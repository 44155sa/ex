==> flow/design.v <==
module led(
    input                    app_rx_data_valid,
    input        [71:0]      app_rx_data_buffer,  
    input                    udp_rx_clk,
    input                    reset,
    output       [3:0]       led_data_1,
    output       [15:0]      dled
);
reg [71:0] tmp_win;
reg [71:0] rotated_local;
reg [3:0]  idx_local;
reg [63:0] led_data_reg;
always @(posedge udp_rx_clk or negedge reset) begin
    if (!reset) begin
        tmp_win <= 72'h0;
        rotated_local <= 72'h0;
        idx_local <= 4'd9;
        led_data_reg <= 64'h0;
    end else begin
        if (app_rx_data_valid) begin
            tmp_win = app_rx_data_buffer;
            if (tmp_win[71:64] == 8'h55) idx_local = 4'd0;
            else if (tmp_win[63:56] == 8'h55) idx_local = 4'd1;
            else if (tmp_win[55:48] == 8'h55) idx_local = 4'd2;
            else if (tmp_win[47:40] == 8'h55) idx_local = 4'd3;
            else if (tmp_win[39:32] == 8'h55) idx_local = 4'd4;
            else if (tmp_win[31:24] == 8'h55) idx_local = 4'd5;
            else if (tmp_win[23:16] == 8'h55) idx_local = 4'd6;
            else if (tmp_win[15:8]  == 8'h55) idx_local = 4'd7;
            else if (tmp_win[7:0]   == 8'h55) idx_local = 4'd8;
            else idx_local = 4'd9;
            case (idx_local)
                4'd0: rotated_local = { tmp_win[71:64], tmp_win[63:56], tmp_win[55:48],
                                        tmp_win[47:40], tmp_win[39:32], tmp_win[31:24],
                                        tmp_win[23:16], tmp_win[15:8],  tmp_win[7:0] };
                4'd1: rotated_local = { tmp_win[63:56], tmp_win[55:48], tmp_win[47:40],
                                        tmp_win[39:32], tmp_win[31:24], tmp_win[23:16],
                                        tmp_win[15:8],  tmp_win[7:0],   tmp_win[71:64] };
                4'd2: rotated_local = { tmp_win[55:48], tmp_win[47:40], tmp_win[39:32],
                                        tmp_win[31:24], tmp_win[23:16], tmp_win[15:8],
                                        tmp_win[7:0],   tmp_win[71:64], tmp_win[63:56] };
                4'd3: rotated_local = { tmp_win[47:40], tmp_win[39:32], tmp_win[31:24],
                                        tmp_win[23:16], tmp_win[15:8],  tmp_win[7:0],
                                        tmp_win[71:64], tmp_win[63:56], tmp_win[55:48] };
                4'd4: rotated_local = { tmp_win[39:32], tmp_win[31:24], tmp_win[23:16],
                                        tmp_win[15:8],  tmp_win[7:0],   tmp_win[71:64],
                                        tmp_win[63:56], tmp_win[55:48], tmp_win[47:40] };
                4'd5: rotated_local = { tmp_win[31:24], tmp_win[23:16], tmp_win[15:8],
                                        tmp_win[7:0],   tmp_win[71:64], tmp_win[63:56],
                                        tmp_win[55:48], tmp_win[47:40], tmp_win[39:32] };
                4'd6: rotated_local = { tmp_win[23:16], tmp_win[15:8],  tmp_win[7:0],
                                        tmp_win[71:64], tmp_win[63:56], tmp_win[55:48],
                                        tmp_win[47:40], tmp_win[39:32], tmp_win[31:24] };
                4'd7: rotated_local = { tmp_win[15:8],  tmp_win[7:0],   tmp_win[71:64],
                                        tmp_win[63:56], tmp_win[55:48], tmp_win[47:40],
                                        tmp_win[39:32], tmp_win[31:24], tmp_win[23:16] };
                4'd8: rotated_local = { tmp_win[7:0],   tmp_win[71:64], tmp_win[63:56],
                                        tmp_win[55:48], tmp_win[47:40], tmp_win[39:32],
                                        tmp_win[31:24], tmp_win[23:16], tmp_win[15:8] };
                default: rotated_local = rotated_local;
            endcase
            if (idx_local != 4'd9) begin
                led_data_reg <= {
                    rotated_local[63:56],
                    rotated_local[55:48],
                    rotated_local[47:40],
                    rotated_local[39:32],
                    rotated_local[31:24],
                    rotated_local[23:16],
                    rotated_local[15:8],
                    rotated_local[7:0]
                };
            end
        end
    end
end
assign led_data_1 = led_data_reg[63:60];
assign dled = led_data_reg[55:40];
endmodule
# Reports on led
# Tool output for the design above, in the order of the flow.
# Lines are those of the file above, counted from 1.
# Operators: Yosys type, input widths -> output width; for muxes data width and select width s.
# Not given: --
# setup
top,led
clock,udp_rx_clk
lib,sky130hd
lib_corner,tt_025C_1v80

# Word level
# Yosys after proc, flatten, opt, wreduce and memory -nomap, before mapping. Enables and synchronous resets that opt folds into registers are not counted as muxes. Memory bits, and registers merged into a memory's read port (data or address), are not among the register bits. Print and check cells are not counted. Equal cells are merged and count once.
# bits
out_inout_bits,20
inputBits,75
register_bits,128
# op_classes
eq_ne,18
mux,11
reduce_logical,2
# ops
cell,n
$pmux 64 s9,1
$eq 8x7->1 const B,9
$mux 4,9
$eq 4x3->1 const B,4
$eq 4x2->1 const B,2
$eq 4x1->1 const B,1
$eq 4x4->1 const B,1
$ne 4x4->1 const B,1
$logic_not 4->1,1
$reduce_and 2->1,1
$mux 1,1

# Depth
# Longest topological path by Yosys (ltp), each cell counted once; first at word level (registers and memories cut), then after technology mapping (sequential cells cut; the memories' decode and read muxes count).
# depth
depth_word,13
abc_area,0
mapped_depth,10

# Netlist
# Source: synth_stat.txt of the flow (Yosys; design flattened, memories mapped). It holds for the ABC_AREA given above (unset counts as 0); a run with the other value may have another netlist.
# types
cell_type,n
sky130_fd_sc_hd__dfrtp_1,20
sky130_fd_sc_hd__nand3_1,43
sky130_fd_sc_hd__nor2_1,42
sky130_fd_sc_hd__o21ai_0,25
sky130_fd_sc_hd__a21oi_1,24
sky130_fd_sc_hd__nor4bb_1,10
sky130_fd_sc_hd__nand2_1,26
sky130_fd_sc_hd__buf_2,19
sky130_fd_sc_hd__a211oi_1,12
sky130_fd_sc_hd__a21o_1,12
sky130_fd_sc_hd__a221oi_1,9
sky130_fd_sc_hd__a2111oi_2,5
sky130_fd_sc_hd__a31oi_1,12
sky130_fd_sc_hd__a22o_1,8
sky130_fd_sc_hd__a21boi_0,8
sky130_fd_sc_hd__and3_1,8
sky130_fd_sc_hd__a22oi_1,6
sky130_fd_sc_hd__clkbuf_1,12
# Not listed: further types 41, cells in them 74.
# mapped
ffs,20
mapped_cells,375
yosys_area_um2,2778.9
seqArea_um2,500.5
n_buf,36

# Timing after synthesis
# OpenSTA on the mapped netlist: ideal clock, no wires. The path of least setup slack (recovery checks aside). Input and output delay are each 20% of the period. Register names are those of the netlist, which keeps one name where synthesis merged equal registers.
# synth_path
path_kind,input port to flip-flop
from,input port app_rx_data_buffer[21]
to,register led_data_reg[48]
path_slack_ns,0.413
path_delay_ns,1.843
required_ns,2.687
path_stages,8
launch_ns,0.564
in_delay_ns,0.564
clock_period_ns,2.82
arrival_ns,2.274
n_path_buf,1
synth_period_reached_ns,2.407
# "path_delay_ns" = arrival - input delay + setup time.
# "path_stages": output pins that drive a net of the path, with the launching flip-flop's if there is one; two outputs of one cell count as two.
# "synth_period_reached_ns" = period - worst setup slack (recovery checks aside). The figure is calculated, with input and output delays left at 20% of the set period.
# The rows between start and end are the longest chain of elaborated cells between them; the timing report does not say that the signal goes this way. Where chains are equally long, one stands for them.
# Each line given opens the expression or statement behind the cell; cells for indexed reads and writes are added by Yosys, which also makes memories of some case tables.
# synth_between
path_cell_list,sky130_fd_sc_hd__or4bb_1 -> sky130_fd_sc_hd__nor2_4 -> sky130_fd_sc_hd__a311o_2 -> sky130_fd_sc_hd__a21oi_1 -> sky130_fd_sc_hd__and3_1 -> sky130_fd_sc_hd__buf_6 -> sky130_fd_sc_hd__a2111oi_2 -> sky130_fd_sc_hd__a31oi_1
elab_chain_len,11
cone_cells,21
cone_classes,eq/ne: 10; mux: 9; reduce/logical: 2
# synth_rtl
item,line,text
start: declaration,3,"input        [71:0]      app_rx_data_buffer,"
$eq 8x7->1,28,else if (tmp_win[23:16] == 8'h55) idx_local = 4'd6;
$mux 4,28,
$mux 4,27,else if (tmp_win[31:24] == 8'h55) idx_local = 4'd5;
$mux 4,26,else if (tmp_win[39:32] == 8'h55) idx_local = 4'd4;
$mux 4,25,else if (tmp_win[47:40] == 8'h55) idx_local = 4'd3;
$mux 4,24,else if (tmp_win[55:48] == 8'h55) idx_local = 4'd2;
$mux 4,23,else if (tmp_win[63:56] == 8'h55) idx_local = 4'd1;
$mux 4,22,if (tmp_win[71:64] == 8'h55) idx_local = 4'd0;
$mux 4,20,if (app_rx_data_valid) begin
$eq 4x4->1,32,case (idx_local)
$pmux 64 s9,32,
end: assignment,18,led_data_reg <= 64'h0;
end: assignment,63,led_data_reg <= {
end: declaration,12,reg [63:0] led_data_reg;

# led through Yosys and OpenROAD on sky130hd: 2 stored runs, unordered, with their settings. The constraints put input and output delay at 20% of the set period each and load the outputs with 0.01 pF.
# Among the settings, -- means not set for that run.
run name,period_ns,CORE_UTILIZATION,CORE_MARGIN,CELL_PAD_IN_SITES_GLOBAL_PLACEMENT,CELL_PAD_IN_SITES_DETAIL_PLACEMENT,ABC_AREA,CTS_CLUSTER_SIZE,CAP_MARGIN,SLEW_MARGIN,SETUP_SLACK_MARGIN,CORE_ASPECT_RATIO,GPL_TIMING_DRIVEN,CTS_CLUSTER_DIAMETER
record 1,1.35,25,9,3,2,0,52,20,20,--,--,--,--
record 2,1.48,57,8,--,--,--,70,20,20,0.16,0.94,1,176
# Record 1: no results, clock tree synthesis failed with DPL-0033
# Record 2: no results, placement failed with DPL-0038
