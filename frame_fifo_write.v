==> flow/design.v <==
`timescale 1ns/1ps
module frame_fifo_write
#
(
	parameter MEM_DATA_BITS          = 32,
	parameter ADDR_BITS              = 21,
	parameter BURST_BITS             = 9,
	parameter BURST_SIZE             = 128
)               
(
	input                            rst,                  
	input                            mem_clk,                     
	input							 Sdr_init_done,
	input							 Sdr_init_ref_vld,
    input							 Sdr_busy,
	input							 App_rd_busy,
    output							 O_wr_busy,
	output 							 App_wr_en,
	output  [ADDR_BITS - 1:0]	 	App_wr_addr,
	input                            write_req,                   
	output reg                       write_req_ack,               
	output                           write_finish,                
	input[ADDR_BITS - 1:0]           write_addr_0,                
	input[ADDR_BITS - 1:0]           write_addr_1,                
	input[ADDR_BITS - 1:0]           write_addr_2,                
	input[ADDR_BITS - 1:0]           write_addr_3,                
	input[1:0]                       write_addr_index,            
	input[ADDR_BITS - 1:0]           write_len,                   
	output reg                       fifo_aclr,                   
	input[9:0]                      rdusedw                      
);
localparam ONE                       = 256'd1;                    
localparam ZERO                      = 256'd0;                    
localparam S_IDLE                    = 0;                         
localparam S_ACK                     = 1;                         
localparam S_CHECK_FIFO              = 2;                         
localparam S_WRITE_BURST             = 3;                         
localparam S_WRITE_BURST_END         = 4;                         
localparam S_END                     = 5;                         
reg                                 write_req_d0;                 
reg                                 write_req_d1;                 
reg                                 write_req_d2;                 
reg[ADDR_BITS - 1:0]                write_len_d0;                 
reg[ADDR_BITS - 1:0]                write_len_d1;                 
reg[ADDR_BITS - 1:0]                write_len_latch;              
reg[ADDR_BITS - 1:0]                write_cnt;                    
reg[1:0]                            write_addr_index_d0;
reg[1:0]                            write_addr_index_d1;
reg[3:0]                            state;                        
reg [ADDR_BITS - 1:0]	 App_wr_addr_r;
reg [BURST_BITS - 1:0]				burst_cnt;
wire								wr_burst_finish;
reg App_wr_en_r;
reg App_wr_en_d0;
wire into_burst;
assign into_burst = (((write_len_latch <= (rdusedw + write_cnt))||rdusedw > BURST_SIZE) && ~App_rd_busy); 
assign App_wr_addr = {App_wr_addr_r[ADDR_BITS - 1:0]};
assign O_wr_busy = (state == S_WRITE_BURST || (state == S_CHECK_FIFO && into_burst)); 
assign wr_burst_finish = (burst_cnt >= BURST_SIZE);
assign write_finish = (state == S_END) ? 1'b1 : 1'b0;             
assign App_wr_en = App_wr_en_d0;
always@(posedge mem_clk or posedge rst)
begin
	if(rst == 1'b1)
	begin
		write_req_d0    <=  1'b0;
		write_req_d1    <=  1'b0;
		write_req_d2    <=  1'b0;
		write_len_d0    <=  ZERO[ADDR_BITS - 1:0];               
		write_len_d1    <=  ZERO[ADDR_BITS - 1:0];               
		write_addr_index_d0    <=  2'b00;
		write_addr_index_d1    <=  2'b00;
	end
	else
	begin
		write_req_d0    <=  write_req;
		write_req_d1    <=  write_req_d0;
		write_req_d2    <=  write_req_d1;
		write_len_d0    <=  write_len;
		write_len_d1    <=  write_len_d0;
		write_addr_index_d0 <= write_addr_index;
		write_addr_index_d1 <= write_addr_index_d0;
	end 
end
always @(posedge mem_clk or posedge rst)
begin
	if(rst == 1'b1)
	begin
		burst_cnt <= ZERO[BURST_BITS - 1:0];
		App_wr_addr_r <= ZERO[ADDR_BITS - 1:0];
		App_wr_en_d0 <= 1'b0;
	end
	else begin
		if(state == S_CHECK_FIFO)
			burst_cnt <= ZERO[BURST_BITS - 1:0];
		else if(App_wr_en)
			burst_cnt <= burst_cnt + 1'b1;
		else
			burst_cnt <= burst_cnt;
		if(state == S_ACK)
			begin
				if(write_addr_index_d1 == 2'd0)
					App_wr_addr_r <= write_addr_0;
				else if(write_addr_index_d1 == 2'd1)
					App_wr_addr_r <= write_addr_1;
				else if(write_addr_index_d1 == 2'd2)
					App_wr_addr_r <= write_addr_2;
				else if(write_addr_index_d1 == 2'd3)
					App_wr_addr_r <= write_addr_3;
			end
		else if(App_wr_en)
			App_wr_addr_r <= App_wr_addr_r + 1'b1;
		else
			App_wr_addr_r <= App_wr_addr_r;
		if(App_wr_en_r && burst_cnt + App_wr_en < BURST_SIZE && (burst_cnt + write_cnt + App_wr_en < write_len_latch))begin
            App_wr_en_d0 <= 1'b1;
        end
		else
			App_wr_en_d0 <= 1'b0;
	end		
end
always@(posedge mem_clk or posedge rst)
begin
	if(rst == 1'b1)
	begin
		state <= S_IDLE;
		write_len_latch <= ZERO[ADDR_BITS - 1:0];
		App_wr_en_r <= 1'b0;
		write_cnt <= ZERO[ADDR_BITS - 1:0];
		fifo_aclr <= 1'b0;
		write_req_ack <= 1'b0;
	end
	else 
		case(state)
			S_IDLE:
			begin
				if(write_req_d2 == 1'b1 && Sdr_init_done)
				begin
					state <= S_ACK;
				end
				write_req_ack <= 1'b0;
			end
			S_ACK:
			begin
				if(write_req_d2 == 1'b0)
				begin
					state <= S_CHECK_FIFO;
					fifo_aclr <= 1'b0;
					write_req_ack <= 1'b0;
				end
				else
				begin
					write_req_ack <= 1'b1;
					fifo_aclr <= 1'b1;
					write_len_latch <= write_len_d1;                    
				end
				write_cnt <= ZERO[ADDR_BITS - 1:0];
			end
			S_CHECK_FIFO:
			begin
				if(write_req_d2 == 1'b1)
				begin
					state <= S_ACK;
				end
				else if(into_burst)
				begin
					state <= S_WRITE_BURST;
					App_wr_en_r <= 1'b1;
				end
			end 
			S_WRITE_BURST:
			begin
				if(wr_burst_finish == 1'b1)
				begin
					App_wr_en_r <= 1'b0;
					state <= S_WRITE_BURST_END;
					write_cnt <= write_cnt + BURST_SIZE[ADDR_BITS - 1:0];
				end     
			end
			S_WRITE_BURST_END:
			begin
				if(write_req_d2 == 1'b1)
				begin
					state <= S_ACK;
				end
				else if(write_cnt < write_len_latch)
				begin
					state <= S_CHECK_FIFO;
				end
				else
				begin
					state <= S_END;
				end
			end
			S_END:
			begin
				state <= S_IDLE;
			end
			default:
				state <= S_IDLE;
		endcase
end
endmodule
# Reports on frame_fifo_write
# The steps from the RTL of frame_fifo_write to its reports follow in flow order.
# Lines are those of the file above, counted from 1.
# Operators carry their Yosys type and port widths (W data, S select, Z words).
# A cell with n/a has no value.
# setup
top_module	frame_fifo_write
clock_port	mem_clk
cell_library	sky130hd
pvt_corner	tt_025C_1v80

# After elaboration
# Yosys after proc, flatten, opt, wreduce and memory -nomap, before mapping. Memory bits, and registers merged into a memory's read port (data or address), are not among the register bits. Print and check cells are not counted. Equal cells are merged and count once.
# op_classes
reduce_logical	19
n_addsub	7
mux	26
bitwise	1
compare	6
n_eq	15
# ops
cell	count
$mux W21	7
$lt A21 B21 Y1	2
$pmux W21 S2	1
$add A10 B21 Y21	1
$add A21 B1 Y21	1
$add A21 B1 Y21 const B	1
$le A21 B21 Y1	1
$add A21 B8 Y21 const B	1
$add A9 B21 Y21	1
$pmux W4 S5	1
$mux W4	5
$mux W9	2
$gt A10 B8 Y1 const B	1
$lt A10 B8 Y1 const B	1
$ne A2 B2 Y1 const B	5
$reduce_bool A2 Y1	5
$add A9 B1 Y10	1
$add A9 B1 Y9 const B	1
$ge A9 B8 Y1 const B	1
$eq A4 B2 Y1 const B	2
$eq A4 B3 Y1 const B	2
$reduce_and A4 Y1	2
$reduce_and A2 Y1	3
$mux W3	2
$mux W1	6
$logic_and A1 B1 Y1	5
$ne A5 B5 Y1 const B	1
$eq A2 B2 Y1 const B	2
# Other operator kinds: 8; their cells: 10.
# bits
output_inout_bits	26
register_bits	129
in_bits	124
elab_cells	90

# Depth
# Depth = most cells in a row (Yosys ltp): at word level without a register or memory, in the mapped netlist without a sequential cell, where the memories' decode and read muxes count.
# logic_depth
depth_word	7
abc_area	1
ltp_mapped	22
depth_no_buf	22

# After synthesis
# The flow's flattened synthesis, as Yosys stat reports it; memories are mapped. The netlist is that of the ABC_AREA named above (0 if unset); the other value can give another one.
# mapped
stdcells	954
ff_cells	124
buf_cells	25
sequential_area_mm2	0.0031042
yosys_area_mm2	0.0076736
# by_type
cell	count	type_area_um2
sky130_fd_sc_hd__dfrtp_1	123	3.08E+03
sky130_fd_sc_hd__ha_1	67	838.304
sky130_fd_sc_hd__nand2_1	180	675.648
sky130_fd_sc_hd__a21oi_1	87	435.418
sky130_fd_sc_hd__inv_1	104	390.374
sky130_fd_sc_hd__nand3_1	70	350.336
sky130_fd_sc_hd__nor2_1	88	330.317
sky130_fd_sc_hd__xor2_1	33	289.027
sky130_fd_sc_hd__o21ai_0	52	260.25
sky130_fd_sc_hd__nand4_1	15	93.84
sky130_fd_sc_hd__nor3_1	16	80.077
sky130_fd_sc_hd__xnor2_1	6	52.55
sky130_fd_sc_hd__buf_2	10	50.048
sky130_fd_sc_hd__nand3_2	5	50.048
sky130_fd_sc_hd__nor2_2	8	50.048
sky130_fd_sc_hd__clkbuf_1	13	48.797
sky130_fd_sc_hd__nor3_4	3	48.797
sky130_fd_sc_hd__o211ai_1	6	45.043
# Other cell types: 27; their cells: 68.

# Path before layout
# Path of least setup slack by OpenSTA after synthesis, without wires, with an ideal clock, recovery checks aside; 20% of the period is set as input and as output delay. Where synthesis merged equal registers, the netlist keeps one of their names.
# synth_path
kind	input-to-output
startpoint	input port rdusedw[8]
endpoint	output port O_wr_busy
delay_ns	2.000
t_arrival_ns	2.916
path_buffers	0
t_first_pin_ns	0.916
slack_ns	0.748
stages	18
out_delay_ns	0.916
t_required_ns	3.664
tclk_ns	4.58
input_delay_ns	0.916
synth_period_reached_ns	3.832
# "delay_ns" is the arrival time less input delay plus setup time.
# A path that ends at an output port has no setup time.
# "stages": output pins that drive a net of the path, with the launching flip-flop's if there is one; two outputs of one cell count as two.
# "synth_period_reached_ns" is the clock period less the worst setup slack; recovery checks do not enter. This is arithmetic on one report: input and output delays are still those of the set period (20% each).
# The rows between start and end are the longest chain of elaborated cells between them; the timing report does not say that the signal goes this way. Where chains are equally long, one stands for them.
# Each line given opens the expression or statement behind the cell; cells for indexed reads and writes are added by Yosys, which also makes memories of some case tables.
# synth_between
cell_sequence	sky130_fd_sc_hd__ha_1 -> sky130_fd_sc_hd__a21o_1 -> sky130_fd_sc_hd__nand2_1 -> sky130_fd_sc_hd__nand2_1 -> sky130_fd_sc_hd__nand2_1 -> sky130_fd_sc_hd__nor2_1 -> sky130_fd_sc_hd__nand2_1 -> sky130_fd_sc_hd__xor2_1 -> sky130_fd_sc_hd__ha_1 -> sky130_fd_sc_hd__nand2_1 -> sky130_fd_sc_hd__nor2_1 -> sky130_fd_sc_hd__nand2_1 -> sky130_fd_sc_hd__nor2_1 -> sky130_fd_sc_hd__nand2_1 -> sky130_fd_sc_hd__nand3_1 -> sky130_fd_sc_hd__nand2_1 -> sky130_fd_sc_hd__nand3_1 -> sky130_fd_sc_hd__nand2_1
elab_chain_len	6
cells_between	7
lines_between	2
cone_classes	1 x add/sub; 2 x compare; 4 x reduce/logical
# synth_rtl
item	line_no	rtl
from (decl)	30	input[9:0] rdusedw
$add A10 B21 Y21	56	assign into_burst = (((write_len_latch <= (rdusedw + write_cnt))||rdusedw > BURST_SIZE) && ~App_rd_busy);
$le A21 B21 Y1	56
$logic_or A1 B1 Y1	56
$logic_and A1 B1 Y1	56
$logic_and A1 B1 Y1	58	assign O_wr_busy = (state == S_WRITE_BURST || (state == S_CHECK_FIFO && into_burst));
$logic_or A1 B1 Y1	58
to (decl)	17	output O_wr_busy,

# Worst path after layout
# From the final timing report of run 1: the path of least setup slack in the routed layout; clock arrival at registers is part of the times.
# layout_path
kind	input-to-output
startpoint	input port rdusedw[8]
endpoint	output port O_wr_busy
tclk_ns	7.04
path_buffers	2
t_required_ns	5.63
t_arrival_ns	3.75
out_delay_ns	1.41
t_first_pin_ns	1.41
stages	20
slack_ns	1.88
input_delay_ns	1.41
# The rows between start and end are the longest chain of elaborated cells between them; the timing report does not say that the signal goes this way. Where chains are equally long, one stands for them.
# layout_between
cell_sequence	sky130_fd_sc_hd__buf_8 -> sky130_fd_sc_hd__ha_4 -> sky130_fd_sc_hd__a21o_1 -> sky130_fd_sc_hd__nand2_2 -> sky130_fd_sc_hd__nand2_2 -> sky130_fd_sc_hd__nand2_4 -> sky130_fd_sc_hd__nor2_4 -> sky130_fd_sc_hd__nand2_1 -> sky130_fd_sc_hd__xor2_1 -> sky130_fd_sc_hd__ha_1 -> sky130_fd_sc_hd__nand2_2 -> sky130_fd_sc_hd__nor2_4 -> sky130_fd_sc_hd__nand2_2 -> sky130_fd_sc_hd__nor2_1 -> sky130_fd_sc_hd__nand2_1 -> sky130_fd_sc_hd__nand3_1 -> sky130_fd_sc_hd__nand2_2 -> sky130_fd_sc_hd__nand3_2 -> sky130_fd_sc_hd__nand2_2 -> sky130_fd_sc_hd__buf_6
elab_chain_len	6
cells_between	7
lines_between	2
cone_classes	1 x add/sub; 2 x compare; 4 x reduce/logical
# layout_rtl
item	line_no	rtl
from (decl)	30	input[9:0] rdusedw
$add A10 B21 Y21	56	assign into_burst = (((write_len_latch <= (rdusedw + write_cnt))||rdusedw > BURST_SIZE) && ~App_rd_busy);
$le A21 B21 Y1	56
$logic_or A1 B1 Y1	56
$logic_and A1 B1 Y1	56
$logic_and A1 B1 Y1	58	assign O_wr_busy = (state == S_WRITE_BURST || (state == S_CHECK_FIFO && into_burst));
$logic_or A1 B1 Y1	58
to (decl)	17	output O_wr_busy,

# Flow measurements of frame_fifo_write on sky130hd: 2 stored runs with different settings, listed in no order. Input and output delays are each 20% of the period that was set; the output load is 0.01 pF.
# "period_less_ws_ns": clock period set for the run, less the worst setup slack. It is reckoned from that one timing run; input and output delays stay at 20% of the period that was set.
# "worst_path_allowed_less_slack_ns" means the part of the period allowed to the worst setup path (the constraints hold back 20% at inputs and 20% at outputs) less its slack; where the path has registers, the arrival times of their clocks count too.
# A setting shown as . is not set for that run.
run name	period_ns	CORE_UTILIZATION	SETUP_SLACK_MARGIN	PLACE_DENSITY	CORE_MARGIN	ABC_AREA	CAP_MARGIN	MIN_ROUTING_LAYER	SLEW_MARGIN	TNS_END_PERCENT	GPL_TIMING_DRIVEN	MAX_ROUTING_LAYER	synth_area_mm2	die_footprint_mm2	stdcell_area_mm2	utilization_pct	ws_setup_ns	worst_hold_slack_ns	period_less_ws_ns	worst_path_allowed_less_slack_ns	critical_path_type
run 1	7.04	38	1.98	0.69	5	1	40	met1	20	.	.	.	0.0076736	0.0231359	0.0101948	50.9	1.882	0.342	5.158	2.34	input-to-output
run 2	5.13	48	0.21	0.7	2	.	5	.	25	95	1	met5	0.0070367	0.015645	0.0094703	65.7	0.340	0.346	4.790	2.74	input-to-output
