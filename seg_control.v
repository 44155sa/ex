==> flow/design.v <==
module seg_control(
    input                    app_rx_data_valid,
    input        [71:0]      app_rx_data_buffer,  
    input                    udp_rx_clk,
    input                    reset,
    output reg  [15:0]       dled
);
reg [3:0] seg_digits [7:0];
reg [2:0] scan_cnt;
reg [19:0] scan_timer;
reg [71:0] tmp_win;
reg [71:0] rotated_local;
reg [3:0]  idx_local;
parameter [7:0] SEG_0 = 8'b1100_0000;
parameter [7:0] SEG_1 = 8'b1111_1001;
parameter [7:0] SEG_2 = 8'b1010_0100;
parameter [7:0] SEG_3 = 8'b1011_0000;
parameter [7:0] SEG_4 = 8'b1001_1001;
parameter [7:0] SEG_5 = 8'b1001_0010;
parameter [7:0] SEG_6 = 8'b1000_0010;
parameter [7:0] SEG_7 = 8'b1111_1000;
parameter [7:0] SEG_8 = 8'b1000_0000;
parameter [7:0] SEG_9 = 8'b1001_0000;
parameter [7:0] SEG_A = 8'b1000_1000;
parameter [7:0] SEG_B = 8'b1000_0011;
parameter [7:0] SEG_C = 8'b1100_0110;
parameter [7:0] SEG_D = 8'b1010_0001;
parameter [7:0] SEG_E = 8'b1000_0110;
parameter [7:0] SEG_F = 8'b1000_1110;
parameter [7:0] SEG_OFF = 8'b1111_1111;
function [7:0] digit_to_seg;
    input [3:0] digit;
    begin
        case (digit)
            4'h0: digit_to_seg = SEG_0;
            4'h1: digit_to_seg = SEG_1;
            4'h2: digit_to_seg = SEG_2;
            4'h3: digit_to_seg = SEG_3;
            4'h4: digit_to_seg = SEG_4;
            4'h5: digit_to_seg = SEG_5;
            4'h6: digit_to_seg = SEG_6;
            4'h7: digit_to_seg = SEG_7;
            4'h8: digit_to_seg = SEG_8;
            4'h9: digit_to_seg = SEG_9;
            4'hA: digit_to_seg = SEG_A;
            4'hB: digit_to_seg = SEG_B;
            4'hC: digit_to_seg = SEG_C;
            4'hD: digit_to_seg = SEG_D;
            4'hE: digit_to_seg = SEG_E;
            4'hF: digit_to_seg = SEG_F;
            default: digit_to_seg = SEG_OFF;
        endcase
    end
endfunction
always @(posedge udp_rx_clk or negedge reset) begin
    if (!reset) begin
        seg_digits[0] <= 4'h0;
        seg_digits[1] <= 4'h0;
        seg_digits[2] <= 4'h0;
        seg_digits[3] <= 4'h0;
        seg_digits[4] <= 4'h0;
        seg_digits[5] <= 4'h0;
        seg_digits[6] <= 4'h0;
        seg_digits[7] <= 4'h0;
        tmp_win <= 72'h0;
        rotated_local <= 72'h0;
        idx_local <= 4'd9;
    end else begin
        if (app_rx_data_valid) begin
            tmp_win = app_rx_data_buffer;  
            if (tmp_win[71:64] == 8'hAA) idx_local = 4'd0;
            else if (tmp_win[63:56] == 8'hAA) idx_local = 4'd1;
            else if (tmp_win[55:48] == 8'hAA) idx_local = 4'd2;
            else if (tmp_win[47:40] == 8'hAA) idx_local = 4'd3;
            else if (tmp_win[39:32] == 8'hAA) idx_local = 4'd4;
            else if (tmp_win[31:24] == 8'hAA) idx_local = 4'd5;
            else if (tmp_win[23:16] == 8'hAA) idx_local = 4'd6;
            else if (tmp_win[15:8]  == 8'hAA) idx_local = 4'd7;
            else if (tmp_win[7:0]   == 8'hAA) idx_local = 4'd8;
            else idx_local = 4'd9;
            case (idx_local)
                4'd0: rotated_local = { tmp_win[71:64], tmp_win[63:56], tmp_win[55:48],
                                        tmp_win[47:40], tmp_win[39:32], tmp_win[31:24],
                                        tmp_win[23:16], tmp_win[15:8],  tmp_win[7:0] };
                4'd1: rotated_local = { tmp_win[63:56], tmp_win[55:48], tmp_win[47:40],
                                        tmp_win[39:32], tmp_win[31:24], tmp_win[23:16],
                                        tmp_win[15:8],  tmp_win[7:0],   tmp_win[71:64] };
                4'd2: rotated_local = { tmp_win[55:48], tmp_win[47:40], tmp_win[39:32],
                                        tmp_win[31:24], tmp_win[23:16], tmp_win[15:8],
                                        tmp_win[7:0],   tmp_win[71:64], tmp_win[63:56] };
                4'd3: rotated_local = { tmp_win[47:40], tmp_win[39:32], tmp_win[31:24],
                                        tmp_win[23:16], tmp_win[15:8],  tmp_win[7:0],
                                        tmp_win[71:64], tmp_win[63:56], tmp_win[55:48] };
                4'd4: rotated_local = { tmp_win[39:32], tmp_win[31:24], tmp_win[23:16],
                                        tmp_win[15:8],  tmp_win[7:0],   tmp_win[71:64],
                                        tmp_win[63:56], tmp_win[55:48], tmp_win[47:40] };
                4'd5: rotated_local = { tmp_win[31:24], tmp_win[23:16], tmp_win[15:8],
                                        tmp_win[7:0],   tmp_win[71:64], tmp_win[63:56],
                                        tmp_win[55:48], tmp_win[47:40], tmp_win[39:32] };
                4'd6: rotated_local = { tmp_win[23:16], tmp_win[15:8],  tmp_win[7:0],
                                        tmp_win[71:64], tmp_win[63:56], tmp_win[55:48],
                                        tmp_win[47:40], tmp_win[39:32], tmp_win[31:24] };
                4'd7: rotated_local = { tmp_win[15:8],  tmp_win[7:0],   tmp_win[71:64],
                                        tmp_win[63:56], tmp_win[55:48], tmp_win[47:40],
                                        tmp_win[39:32], tmp_win[31:24], tmp_win[23:16] };
                4'd8: rotated_local = { tmp_win[7:0],   tmp_win[71:64], tmp_win[63:56],
                                        tmp_win[55:48], tmp_win[47:40], tmp_win[39:32],
                                        tmp_win[31:24], tmp_win[23:16], tmp_win[15:8] };
                default: rotated_local = rotated_local;
            endcase
            if (idx_local != 4'd9) begin
                seg_digits[0] <= rotated_local[63:60];
                seg_digits[1] <= rotated_local[55:52];
                seg_digits[2] <= rotated_local[47:44];
                seg_digits[3] <= rotated_local[39:36];
                seg_digits[4] <= rotated_local[31:28];
                seg_digits[5] <= rotated_local[23:20];
                seg_digits[6] <= rotated_local[15:12];
                seg_digits[7] <= rotated_local[7:4];
            end
        end
    end
end
always @(posedge udp_rx_clk or negedge reset) begin
    if (!reset) begin
        scan_cnt <= 3'd0;
        scan_timer <= 20'd0;
        dled <= 16'h0000;
    end else begin
        if (scan_timer >= 20'd50000) begin
            scan_timer <= 20'd0;
            scan_cnt <= scan_cnt + 1'b1;
            if (scan_cnt == 3'd7) scan_cnt <= 3'd0;
        end else begin
            scan_timer <= scan_timer + 1'b1;
        end
        case (scan_cnt)
            3'd0: dled <= {8'b11111110, digit_to_seg(seg_digits[0])};
            3'd1: dled <= {8'b11111101, digit_to_seg(seg_digits[1])};
            3'd2: dled <= {8'b11111011, digit_to_seg(seg_digits[2])};
            3'd3: dled <= {8'b11110111, digit_to_seg(seg_digits[3])};
            3'd4: dled <= {8'b11101111, digit_to_seg(seg_digits[4])};
            3'd5: dled <= {8'b11011111, digit_to_seg(seg_digits[5])};
            3'd6: dled <= {8'b10111111, digit_to_seg(seg_digits[6])};
            3'd7: dled <= {8'b01111111, digit_to_seg(seg_digits[7])};
            default: dled <= 16'h0000;
        endcase
    end
end
endmodule
== Step by step through the tools: seg_control ==
Tool output for the design above, in the order of the flow.
Lines are those of the file above, counted from 1.
Library cell names are shortened.
A cell with n/a has no value.
Inputs
  design top: seg_control
  clock input: udp_rx_clk
  standard-cell library: sky130hd
  library corner: tt_025C_1v80

== Word level ==
Yosys after proc, flatten, opt, wreduce and memory -nomap, before mapping. Print and check cells are not counted. Equal cells are merged and count once.
Memory sizes are those after Yosys's memory passes, which may raise the word count (mostly to a power of two), join words into wider ones and drop unused or constant bits.
Storage and ports
  register bits: 103
  ROM bits: 896
  memories kept: 8
  bits of input ports: 75
  output and inout bits: 16
  word-level cells: 65
Memories
  (name not given): words 16, bits a word 7, rd ports 1, write ports 0, line 34  | case (digit)
  (name not given): words 16, bits a word 7, rd ports 1, write ports 0, line 34
  (name not given): words 16, bits a word 7, rd ports 1, write ports 0, line 34
  (name not given): words 16, bits a word 7, rd ports 1, write ports 0, line 34
  (name not given): words 16, bits a word 7, rd ports 1, write ports 0, line 34
  (name not given): words 16, bits a word 7, rd ports 1, write ports 0, line 34
Further memories, not shown: 2.
Operators by class
  add/sub/neg operators: 2
  magnitude comparators: 1
  equality and inequality tests: 25
  multiplexer cells: 14
  reductions and logical operators: 3
Operators by type and width (count)
  case mux 64 bit (select 9 bit): 1
  case mux 16 bit (select 8 bit): 1
  equality test 8 bit (second input constant): 9
  2-to-1 mux 4 bit: 9
  adder 20 x 1 -> 20 bit (second input constant): 1
  greater-or-equal comparator 20 x 16 -> 1 bit (second input constant): 1
  2-to-1 mux 20 bit: 1
  equality test 4 x 3 -> 1 bit (second input constant): 4
  equality test 3 bit (second input constant): 4
  equality test 4 x 2 -> 1 bit (second input constant): 2
  equality test 3 x 2 -> 1 bit (second input constant): 2
  equality test 4 x 1 -> 1 bit (second input constant): 1
  equality test 4 bit (second input constant): 1
  inequality test 4 bit (second input constant): 1
  zero test 4 bit: 1
  adder 3 x 1 -> 3 bit (second input constant): 1
  equality test 3 x 1 -> 1 bit (second input constant): 1
  zero test 3 bit: 1
  2-to-1 mux 3 bit: 1
  AND reduction 2 bit: 1
  2-to-1 mux 1 bit: 1

== Longest topological paths ==
Yosys ltp: most cells in a row. Word level: on the elaborated netlist, between registers, memories and ports. Mapped: between sequential cells and ports; inverters and the memories' decode and read muxes count.
Depth
  depth in word-level cells: 13
  ABC_AREA: 0
  gate-level depth with buffers: 11
  mapped depth without buffers: 9

== After synthesis ==
Yosys stat after the flow's synthesis: flattened, memories mapped to cells. It holds for the ABC_AREA given above (unset counts as 0); a run with the other value may have another netlist.
Cells by type (count)
  dfrtp_1: 71
  ha_1: 63
  nor2_1: 105
  a21oi_1: 62
  nand2_1: 79
  mux2i_1: 27
  nand3_1: 54
  a221oi_1: 26
  o21ai_0: 44
  buf_2: 37
  clkbuf_1: 40
  o211ai_1: 20
  mux2_2: 12
  a32o_1: 13
  inv_1: 34
  a32oi_1: 13
  a22oi_1: 15
  nor2b_1: 18
Other cell types: 69; their cells: 255.
Mapped netlist
  standard cells after synthesis: 988
  synthesis area: 8041.5 µm²
  sequential area: 1776.7 µm²
  flip-flop cells: 71

== Worst setup path after synthesis ==
Source: OpenSTA report_checks on the synthesized netlist (no wires, ideal clock, input and output delay 20% of the period each), path of least setup slack; recovery checks are left aside. Register names are those of the netlist, which keeps one name where synthesis merged equal registers.
Path after synthesis
  kind: input to register
  start point: input port app_rx_data_buffer[15]
  end point: register seg_digits[0][1]
  period: 3.24 ns
  setup time: 0.126 ns
  data arrival time: 2.504 ns
  required time: 3.114 ns
  slack: 0.610 ns
  delay of the path: 1.982 ns
  driving pins on the path: 8
  path buffers: 1
  synthesis period reached: 2.63 ns
"delay of the path" = arrival - input delay + setup time.
"driving pins on the path": output pins that drive a net of the path, with the launching flip-flop's if there is one; two outputs of one cell count as two.
"synthesis period reached" = period - worst setup slack (recovery checks aside). The figure is calculated, with input and output delays left at 20% of the set period.
Between the ends stands the longest chain of elaborated cells between them, by number of cells; it is not shown to be the way that was timed. Of several equally long chains one is given.
Each line given opens the expression or statement behind the cell; cells for indexed reads and writes are added by Yosys, which also makes memories of some case tables.
On the way, after synthesis
  cells stage by stage: buf_4 -> nor4bb_4 -> a211o_1 -> a311oi_4 -> a21boi_4 -> mux2i_1 -> or4_1 -> a21boi_1
  cells in the longest elaborated chain: 12
  elaborated cells between the ends (all ways): 22
Ends and longest elaborated chain, after synthesis
  from (decl): line 3  | input        [71:0]      app_rx_data_buffer,
  equality test 8 bit: line 78  | else if (tmp_win[15:8]  == 8'hAA) idx_local = 4'd7;
  2-to-1 mux 4 bit: line 78
  2-to-1 mux 4 bit: line 77  | else if (tmp_win[23:16] == 8'hAA) idx_local = 4'd6;
  2-to-1 mux 4 bit: line 76  | else if (tmp_win[31:24] == 8'hAA) idx_local = 4'd5;
  2-to-1 mux 4 bit: line 75  | else if (tmp_win[39:32] == 8'hAA) idx_local = 4'd4;
  2-to-1 mux 4 bit: line 74  | else if (tmp_win[47:40] == 8'hAA) idx_local = 4'd3;
  2-to-1 mux 4 bit: line 73  | else if (tmp_win[55:48] == 8'hAA) idx_local = 4'd2;
  2-to-1 mux 4 bit: line 72  | else if (tmp_win[63:56] == 8'hAA) idx_local = 4'd1;
  2-to-1 mux 4 bit: line 71  | if (tmp_win[71:64] == 8'hAA) idx_local = 4'd0;
  2-to-1 mux 4 bit: line 69  | if (app_rx_data_valid) begin
  equality test 4 bit: line 81  | case (idx_local)
  case mux 64 bit (select 9 bit): line 81
  to (assign): line 57  | seg_digits[0] <= 4'h0;
  to (assign): line 112  | seg_digits[0] <= rotated_local[63:60];
  to (decl): line 8  | reg [3:0] seg_digits [7:0];

== Worst path after layout ==
From the final timing report of entry A: the path of least setup slack in the routed layout; clock arrival at registers is part of the times.
Path after layout
  kind: input to register
  start point: input port app_rx_data_buffer[15]
  end point: register seg_digits[0][1]
  period: 4.77 ns
  setup time: 0.12 ns
  data arrival time: 4.16 ns
  required time: 4.99 ns
  slack: 0.82 ns
  driving pins on the path: 8
  path buffers: 1
Between the ends stands the longest chain of elaborated cells between them, by number of cells; it is not shown to be the way that was timed. Of several equally long chains one is given.
On the way, after layout
  cells stage by stage: clkdlybuf4s50_1 -> nor4bb_4 -> a211o_1 -> a311oi_4 -> a21boi_4 -> mux2i_1 -> or4_1 -> a21boi_1
  cells in the longest elaborated chain: 12
  elaborated cells between the ends (all ways): 22
Ends and longest elaborated chain, after layout
  from (decl): line 3  | input        [71:0]      app_rx_data_buffer,
  equality test 8 bit: line 78  | else if (tmp_win[15:8]  == 8'hAA) idx_local = 4'd7;
  2-to-1 mux 4 bit: line 78
  2-to-1 mux 4 bit: line 77  | else if (tmp_win[23:16] == 8'hAA) idx_local = 4'd6;
  2-to-1 mux 4 bit: line 76  | else if (tmp_win[31:24] == 8'hAA) idx_local = 4'd5;
  2-to-1 mux 4 bit: line 75  | else if (tmp_win[39:32] == 8'hAA) idx_local = 4'd4;
  2-to-1 mux 4 bit: line 74  | else if (tmp_win[47:40] == 8'hAA) idx_local = 4'd3;
  2-to-1 mux 4 bit: line 73  | else if (tmp_win[55:48] == 8'hAA) idx_local = 4'd2;
  2-to-1 mux 4 bit: line 72  | else if (tmp_win[63:56] == 8'hAA) idx_local = 4'd1;
  2-to-1 mux 4 bit: line 71  | if (tmp_win[71:64] == 8'hAA) idx_local = 4'd0;
  2-to-1 mux 4 bit: line 69  | if (app_rx_data_valid) begin
  equality test 4 bit: line 81  | case (idx_local)
  case mux 64 bit (select 9 bit): line 81
  to (assign): line 57  | seg_digits[0] <= 4'h0;
  to (assign): line 112  | seg_digits[0] <= rotated_local[63:60];
  to (decl): line 8  | reg [3:0] seg_digits [7:0];

--- measured runs ---
Flow measurements of seg_control on sky130hd: 2 stored runs with different settings, listed in no order. Input and output delays are each 20% of the period that was set; the output load is 0.01 pF.
"achieved clock period (ns)": clock period set for the run, less the worst setup slack. It is reckoned from that one timing run; input and output delays stay at 20% of the period that was set.
"worst setup path time (ns)": the worst setup path's part of the clock period (all of it between registers, 20% less for each end at a port) less its slack. A launch clock that arrives late makes it longer, a capture clock that arrives late makes it shorter.
"finish__power__total": no workload was simulated; the value follows from the tool's default switching activity.

Flow files of entry A
==> flow/run.sh <==
#!/bin/bash
# the make line also repeats the synthesis and layout settings of config.mk as NAME=value (left out here)
make -C /OpenROAD-flow-scripts/flow DESIGN_CONFIG=/design/flow/config.mk WORK_HOME=/design/flow/orfs CLKGATE_MAP_FILE= finish
==> flow/config.mk <==
export PLATFORM = sky130hd
export DESIGN_NAME = seg_control
export DESIGN_NICKNAME = seg_control
export VERILOG_FILES = /design/flow/design.v
export SDC_FILE = /design/flow/constraint.sdc
export NUM_CORES = 4
export LEC_CHECK = 0
export CAP_MARGIN = 20
export CORE_MARGIN = 2
export CORE_UTILIZATION = 40
export SLEW_MARGIN = 20
==> flow/constraint.sdc <==
create_clock -name core_clock -period 4.77 [get_ports {udp_rx_clk}]
set_input_delay 0.9540 -clock core_clock [delete_from_list [all_inputs] [get_ports {udp_rx_clk}]]
set_output_delay 0.9540 -clock core_clock [all_outputs]
set_load 0.01 [all_outputs]

report of entry A
yosys chip area after synthesis (um^2): 8041.5
finish__design__die__area: 21253.3
finish__design__instance__area__stdcell: 9323.9
finish__design__instance__utilization: 0.4760
finish__timing__setup__ws: 0.823
finish__timing__setup__tns: 0.000
finish__timing__hold__ws: 0.491
finish__power__total: 3.442e-03
achieved clock period (ns): 3.947
worst setup path time (ns): 2.99
worst setup path kind: input to register

Flow files of entry B
==> flow/run.sh <==
#!/bin/bash
# the make line also repeats the synthesis and layout settings of config.mk as NAME=value (left out here)
make -C /OpenROAD-flow-scripts/flow DESIGN_CONFIG=/design/flow/config.mk WORK_HOME=/design/flow/orfs CLKGATE_MAP_FILE= finish
==> flow/config.mk <==
export PLATFORM = sky130hd
export DESIGN_NAME = seg_control
export DESIGN_NICKNAME = seg_control
export VERILOG_FILES = /design/flow/design.v
export SDC_FILE = /design/flow/constraint.sdc
export NUM_CORES = 4
export LEC_CHECK = 0
export ABC_AREA = 1
export CAP_MARGIN = 20
export CELL_PAD_IN_SITES_GLOBAL_PLACEMENT = 2
export CORE_ASPECT_RATIO = 0.86
export CORE_MARGIN = 2
export CORE_UTILIZATION = 55
export GPL_ROUTABILITY_DRIVEN = 0
export MIN_ROUTING_LAYER = met1
export PLACE_DENSITY_LB_ADDON = 0.27
export SETUP_SLACK_MARGIN = 0.74
export SLEW_MARGIN = 20
==> flow/constraint.sdc <==
create_clock -name core_clock -period 4.5 [get_ports {udp_rx_clk}]
set_input_delay 0.9000 -clock core_clock [delete_from_list [all_inputs] [get_ports {udp_rx_clk}]]
set_output_delay 0.9000 -clock core_clock [all_outputs]
set_load 0.01 [all_outputs]

report of entry B: did not finish, place, FLW-0024
--- end ---
